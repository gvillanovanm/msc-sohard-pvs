==> flow/design.v <==
module async_receiver(clk, RxD, RxD_data_ready, RxD_data, RxD_endofpacket, RxD_idle);
input clk, RxD;
output RxD_data_ready;   
output [7:0] RxD_data;
parameter ClkFrequency = 50000000;  
parameter Baud = 115200;
output RxD_endofpacket;   
output RxD_idle;   
parameter Baud8 = Baud*8;
parameter Baud8GeneratorAccWidth = 16;
wire [Baud8GeneratorAccWidth:0] Baud8GeneratorInc = ((Baud8<<(Baud8GeneratorAccWidth-7))+(ClkFrequency>>8))/(ClkFrequency>>7);
reg [Baud8GeneratorAccWidth:0] Baud8GeneratorAcc;
always @(posedge clk) Baud8GeneratorAcc <= Baud8GeneratorAcc[Baud8GeneratorAccWidth-1:0] + Baud8GeneratorInc;
wire Baud8Tick = Baud8GeneratorAcc[Baud8GeneratorAccWidth];
reg [1:0] RxD_sync_inv;
always @(posedge clk) if(Baud8Tick) RxD_sync_inv <= {RxD_sync_inv[0], ~RxD};
reg [1:0] RxD_cnt_inv;
reg RxD_bit_inv;
always @(posedge clk)
if(Baud8Tick)
begin
	if( RxD_sync_inv[1] && RxD_cnt_inv!=2'b11) RxD_cnt_inv <= RxD_cnt_inv + 2'h1;
	else 
	if(~RxD_sync_inv[1] && RxD_cnt_inv!=2'b00) RxD_cnt_inv <= RxD_cnt_inv - 2'h1;
	if(RxD_cnt_inv==2'b00) RxD_bit_inv <= 1'b0;
	else
	if(RxD_cnt_inv==2'b11) RxD_bit_inv <= 1'b1;
end
reg [3:0] state;
reg [3:0] bit_spacing;
wire next_bit = (bit_spacing==4'd10);
always @(posedge clk)
if(state==0)
	bit_spacing <= 4'b0000;
else
if(Baud8Tick)
	bit_spacing <= {bit_spacing[2:0] + 4'b0001} | {bit_spacing[3], 3'b000};
always @(posedge clk)
if(Baud8Tick)
case(state)
	4'b0000: if(RxD_bit_inv) state <= 4'b1000;   
	4'b1000: if(next_bit) state <= 4'b1001;   
	4'b1001: if(next_bit) state <= 4'b1010;   
	4'b1010: if(next_bit) state <= 4'b1011;   
	4'b1011: if(next_bit) state <= 4'b1100;   
	4'b1100: if(next_bit) state <= 4'b1101;   
	4'b1101: if(next_bit) state <= 4'b1110;   
	4'b1110: if(next_bit) state <= 4'b1111;   
	4'b1111: if(next_bit) state <= 4'b0001;   
	4'b0001: if(next_bit) state <= 4'b0000;   
	default: state <= 4'b0000;
endcase
reg [7:0] RxD_data;
always @(posedge clk)
if(Baud8Tick && next_bit && state[3]) RxD_data <= {~RxD_bit_inv, RxD_data[7:1]};
reg RxD_data_ready, RxD_data_error;
always @(posedge clk)
begin
	RxD_data_ready <= (Baud8Tick && next_bit && state==4'b0001 && ~RxD_bit_inv);   
	RxD_data_error <= (Baud8Tick && next_bit && state==4'b0001 &&  RxD_bit_inv);   
end
reg [4:0] gap_count;
always @(posedge clk) if (state!=0) gap_count<=5'h00; else if(Baud8Tick & ~gap_count[4]) gap_count <= gap_count + 5'h01;
assign RxD_idle = gap_count[4];
reg RxD_endofpacket; always @(posedge clk) RxD_endofpacket <= Baud8Tick & (gap_count==5'h0F);
endmodule
`timescale 1 ns / 1 ns
module mode_setter
          (
           clk_fast,
			  clk_slow,
			  rx,
			  recv_pulse,
			  pace_en,
			  SA_rest,
			  AV_forw,
			  PACen,
			  PVCen,
          );
input clk_fast;
input clk_slow;
input rx;
output recv_pulse;
output pace_en;
output [15:0] SA_rest;
output [15:0] AV_forw;
output  PACen;
output  PVCen;
parameter s_idle = 1'b0;
parameter s_out = 1'b1;
parameter CLOCK_RATIO = 16'd33334;  
parameter NUM_BYTES = 4'd4;  
wire [7:0] recv_data;  
wire recv_data_ready;  
reg [7:0] recv_data_reg;  
reg state;  
reg recv_pulse_reg = 1'b0;  
reg [15:0] SA_rest_reg = 16'd900;  
reg [15:0] SA_rest_temp_reg = 16'd900;
reg pace_en_reg = 1'b1;		 
reg pace_en_temp_reg = 1'b1;
reg [15:0] AV_forw_reg = 16'd50;  
reg [15:0] AV_forw_temp_reg = 16'd50;
reg PACen_reg = 1'd0;  
reg PACen_temp_reg = 1'd0;
reg PVCen_reg = 1'd0;  
reg PVCen_temp_reg = 1'd0;
reg [15:0] cnt = 16'd0;  
reg [3:0] byte_cnt = 4'd0;  
async_receiver receiver 
			(
			.clk(clk_fast), 
			.RxD(rx), 
			.RxD_data_ready(recv_data_ready), 
			.RxD_data(recv_data) 
			);
always @(posedge clk_fast) begin
		case(state)
			s_idle:
			begin
				state <= (byte_cnt >= NUM_BYTES) ? s_out : s_idle;
				recv_pulse_reg <= 1'b0;
				PACen_reg <= 1'b0;
				PVCen_reg <= 1'b0;
				recv_data_reg = recv_data;
				if (recv_data_ready && byte_cnt == 4'd0) begin
					SA_rest_temp_reg[7:0] = recv_data_reg;
				end
				else if (recv_data_ready && byte_cnt == 4'd1) begin
					SA_rest_temp_reg[14:8] = recv_data_reg[6:0];
					SA_rest_temp_reg[15] = 1'b0;
					pace_en_temp_reg = recv_data_reg[7];
				end
				else if (recv_data_ready && byte_cnt == 4'd2) begin
					AV_forw_temp_reg[7:0] = recv_data_reg;
				end
				else if (recv_data_ready && byte_cnt == 4'd3) begin
					AV_forw_temp_reg[15:8] = {2'b0,recv_data_reg[5:0]};
					PACen_temp_reg = recv_data_reg[6];
					PVCen_temp_reg = recv_data_reg[7];
				end
				cnt <= 16'd0;
				if (recv_data_ready)
					byte_cnt <= byte_cnt + 4'd1;
			end
			s_out:
			begin
				state <= (cnt >= CLOCK_RATIO) ? s_idle : s_out;
				recv_pulse_reg <= 1'b1;
				SA_rest_reg <= SA_rest_temp_reg;
				pace_en_reg <= pace_en_temp_reg;
				AV_forw_reg <= AV_forw_temp_reg;
				PACen_reg <= PACen_temp_reg;
				PVCen_reg <= PVCen_temp_reg;
				cnt <= cnt + 16'd1;
				byte_cnt <= 4'd0;
			end
		endcase
end
assign recv_pulse = recv_pulse_reg;
assign pace_en = pace_en_reg;
assign SA_rest = SA_rest_reg;
assign AV_forw = AV_forw_reg;
assign PACen = PACen_reg;
assign PVCen = PVCen_reg;
endmodule
==> Step by step through the tools: mode_setter <==
Tool output for the design above, in the order of the flow.
Line numbers count from 1 in the design file above.
Library cell names are shortened.
{ "design": {"design": "mode_setter", "clock": "clk_fast", "library": "sky130hd", "lib_corner": "tt_025C_1v80"} }

==> Elaborated design <==
Counts by Yosys on the flattened word-level netlist (proc, flatten, opt, wreduce; memories kept). Register bits leave out memories and registers merged into their read ports (data or address). Print and check cells are left out. Cells with the same type and inputs are merged into one.
{ "bits": {"ff_bits": 131, "latchBits": 0, "mem_bits_rw": 0, "rom_bits": 0, "clocked_rd_ports_x_width": 0, "n_memories": 0, "output_inout_bits": 36, "elab_cells": 140} }
{ "op_classes": {"addsub": 6, "mul": 0, "div_mod_pow": 0, "cmp": 2, "n_eq": 33, "shift": 0, "mux": 47, "bitwise": 5, "n_reduce_logical": 23} }
{ "ops": {"columns": ["op", "count"], "rows": [
  ["2-to-1 mux 16 bit", 4],
  ["2-to-1 mux 4 bit", 11],
  ["parallel mux 4 bit (select 10 bit)", 1],
  ["2-to-1 mux 8 bit", 5],
  ["equality test 4 bit (second input constant)", 9],
  ["parallel mux 16 bit (select 2 bit)", 1],
  ["!= test 2 x 1 -> 1 bit (second input constant)", 11],
  ["adder 16 x 11 -> 17 bit (second input constant)", 1],
  ["2-to-1 mux 1 bit", 17],
  ["adder 16 x 1 -> 16 bit (second input constant)", 1],
  [">= comparator 16 bit (second input constant)", 1],
  ["!= test 2 bit (second input constant)", 8],
  ["AND reduction 11 bit", 1],
  ["logical AND 1 bit", 10],
  ["equality test 4 x 1 -> 1 bit (second input constant)", 2],
  ["equality test 4 x 2 -> 1 bit (second input constant)", 2],
  ["logical NOT 4 bit", 2],
  ["parallel mux 4 bit (select 2 bit)", 1],
  ["parallel mux 1 bit (select 2 bit)", 4],
  ["2-to-1 mux 7 bit", 1],
  ["AND reduction 2 bit", 3],
  ["nonzero test 2 bit", 3],
  ["AND reduction 5 bit", 1],
  ["NOT 1 bit", 4],
  ["adder 3 x 1 -> 4 bit (second input constant)", 1],
  ["adder 4 x 1 -> 4 bit (second input constant)", 1],
  [">= comparator 4 x 3 -> 1 bit (second input constant)", 1],
  ["bitwise OR 4 bit", 1]
]} }
Not listed: further kinds 7, cells in them 8.

==> Depth <==
Longest topological path by Yosys (ltp), each cell counted once; first at word level (registers and memories cut), then after technology mapping (sequential cells cut; the memories' decode and read muxes count).
{ "depth": {"ltp_word": 7, "abc_area": 0, "ltp_mapped": 6, "ltp_nobuf": 6} }

==> After synthesis <==
The flow's flattened synthesis, as Yosys stat reports it; memories are mapped. The netlist is that of the ABC_AREA named above (0 if unset); the other value can give another one.
The area totals of this step are shown rounded.
{ "mapped": {"stdcells": 306, "mapped_area_mm2": 0.00448, "ff_cells": 122, "buf_cells": 6} }
{ "by_type": {"columns": ["cell", "count"], "rows": [
  ["edfxtp_1", 83],
  ["dfxtp_1", 39],
  ["xor2_1", 17],
  ["ha_1", 11],
  ["xnor2_1", 12],
  ["and2_1", 15],
  ["inv_1", 19],
  ["nor2_1", 19],
  ["nand2_1", 17],
  ["nor4_2", 4],
  ["nor3_1", 7],
  ["nor4_1", 5],
  ["nand3_1", 5],
  ["nor2b_1", 4],
  ["a211oi_1", 3],
  ["buf_4", 3],
  ["a21oi_1", 4],
  ["nand3_2", 2]
]} }
Other cell types: 26; their cells: 37.
By module: a second synthesis without flattening, with its own total; a netlist apart from the flattened one above.
{ "hier_totals": {"hier_cells": 332, "hier_area_mm2": 0.00475} }
Each row is one instance without its submodules.
{ "modules": {"columns": ["mod", "n_inst", "n_cells", "area_mm2", "seq_area_mm2"], "rows": [
  ["mode_setter", 1, 181, 0.00304, 0.00238],
  ["async_receiver", 1, 151, 0.00171, 0.00101]
]} }

==> Worst setup path after synthesis <==
OpenSTA on the mapped netlist: ideal clock, no wires. The path of least setup slack (recovery checks aside). Input and output delay are each 20% of the period. Register names are those of the netlist, which keeps one name where synthesis merged equal registers.
{ "synth_path": {"kind": "register -> register", "start": "reg state", "end": "reg AV_forw_temp_reg[10]", "period_ns": 2.39, "setup_time_ns": 0.332, "t_first_pin_ns": 0.000, "arrival_ns": 1.685, "required_time_ns": 2.058, "path_slack_ns": 0.373, "path_delay_ns": 2.017, "driving_pins": 4, "n_path_buf": 0, "period_less_setup_slack_ns": 2.017} }
"path_delay_ns" is the arrival time less input delay plus setup time.
"driving_pins" counts driving pins, that of a launching flip-flop among them; a cell with two outputs on the path counts twice.
"period_less_setup_slack_ns" is the clock period less the worst setup slack; recovery checks do not enter. This is arithmetic on one report: input and output delays are still those of the set period (20% each).
The rows between start and end are the longest chain of elaborated cells between them; the timing report does not say that the signal goes this way. Where chains are equally long, one stands for them.
Each line given opens the expression or statement behind the cell; cells for indexed reads and writes are added by Yosys, which also makes memories of some case tables.
Only ways into the end's enable, where the timed path ends, are counted here.
{ "synth_between": {"path_cell_list": "dfxtp_1 > nor4b_1 > nor3b_1 > and3b_1", "elab_chain_len": 3} }
{ "synth_rtl": {"columns": ["element", "line", "rtl"], "rows": [
  ["from (decl)", 96, "reg state;"],
  ["from (assign)", 121, "state <= (byte_cnt >= NUM_BYTES) ? s_out : s_idle;"],
  ["from (assign)", 148, "state <= (cnt >= CLOCK_RATIO) ? s_idle : s_out;"],
  ["NOT 1 bit", 118, "case(state)"],
  ["!= test 2 bit", null, null],
  ["AND reduction 5 bit", null, null],
  ["to (assign)", 138, "AV_forw_temp_reg[15:8] = {2'b0,recv_data_reg[5:0]};"],
  ["to (decl)", 103, "reg [15:0] AV_forw_temp_reg = 16'd50;"]
]} }

==> Worst path after layout <==
Path of least setup slack in the final report of run A (OpenROAD, finished layout, wires in). Where an end is a register, its clock arrival counts in the times.
{ "layout_path": {"kind": "register -> output", "start": "reg AV_forw_reg[11]", "end": "out AV_forw[11]", "period_ns": 1.88, "output_delay_ns": 0.38, "t_first_pin_ns": 0.40, "arrival_ns": 1.29, "required_time_ns": 1.50, "path_slack_ns": 0.21, "driving_pins": 2, "n_path_buf": 1} }
{ "layout_between": {"path_cell_list": "edfxtp_1 > clkdlybuf4s50_1", "elab_chain_len": 0} }
{ "layout_rtl": {"columns": ["element", "line", "rtl"], "rows": [
  ["from (decl)", 102, "reg [15:0] AV_forw_reg = 16'd50;"],
  ["from (assign)", 152, "AV_forw_reg <= AV_forw_temp_reg;"],
  ["to (decl)", 86, "output [15:0] AV_forw;"]
]} }

==> runs of mode_setter <==
mode_setter through Yosys and OpenROAD on sky130hd: 2 stored runs, unordered, with their settings and measured results. The constraints put input and output delay at 20% of the set period each and load the outputs with 0.01 pF.
"period achieved": clock period set for the run, less the worst setup slack. It is reckoned from that one timing run; input and output delays stay at 20% of the period that was set.
"allowed time less slack (worst setup path)" is the time allowed to the run's worst setup path (the clock period less input and output delay, where it has them) less its slack. Clock arrival times count: a late capture clock shortens it, a late launch clock lengthens it.
"total power of the final layout": no workload was simulated; the value follows from the tool's default switching activity.
The results are shown rounded.

==> run A: settings <==
{ "period_ns": 1.88, "CORE_UTILIZATION": 45, "CORE_ASPECT_RATIO": 1.46, "CELL_PAD_IN_SITES_GLOBAL_PLACEMENT": 1, "CELL_PAD_IN_SITES_DETAIL_PLACEMENT": 1, "TNS_END_PERCENT": 25, "GPL_ROUTABILITY_DRIVEN": 1, "CTS_CLUSTER_DIAMETER": 248, "SLEW_MARGIN": 15, "MAX_ROUTING_LAYER": "met5", "CAP_MARGIN": 20, "CORE_MARGIN": 2 }
==> run A: results <==
standard-cell area of the final layout: 0.00555 sq mm
period achieved: 1.669 ns
allowed time less slack (worst setup path): 1.29 ns
critical path kind: register -> output
post-route utilization: 56.6%
die footprint: 0.0108 sq mm
worst setup slack after layout: 0.211 ns
post-route setup TNS: 0.000 ns
total power of the final layout: 5.65 mW
worst hold slack in the final report: 0.415 ns
post-synthesis cell area: 0.00448 sq mm

==> run B: settings <==
{ "period_ns": 1.95, "CORE_UTILIZATION": 58, "SETUP_SLACK_MARGIN": -0.17, "PLACE_DENSITY_LB_ADDON": 0.24, "CORE_ASPECT_RATIO": 1.63, "CELL_PAD_IN_SITES_GLOBAL_PLACEMENT": 1, "GPL_TIMING_DRIVEN": 1, "CTS_CLUSTER_SIZE": 16, "CTS_CLUSTER_DIAMETER": 36, "MIN_ROUTING_LAYER": "met2", "CAP_MARGIN": 20, "CORE_MARGIN": 2, "SLEW_MARGIN": 20 }
==> run B: results <==
standard-cell area of the final layout: 0.00549 sq mm
period achieved: 1.948 ns
allowed time less slack (worst setup path): 1.95 ns
critical path kind: register -> register
post-route utilization: 74.1%
die footprint: 0.00846 sq mm
worst setup slack after layout: 0.002 ns
post-route setup TNS: 0.000 ns
total power of the final layout: 5.59 mW
worst hold slack in the final report: 0.415 ns
post-synthesis cell area: 0.00448 sq mm
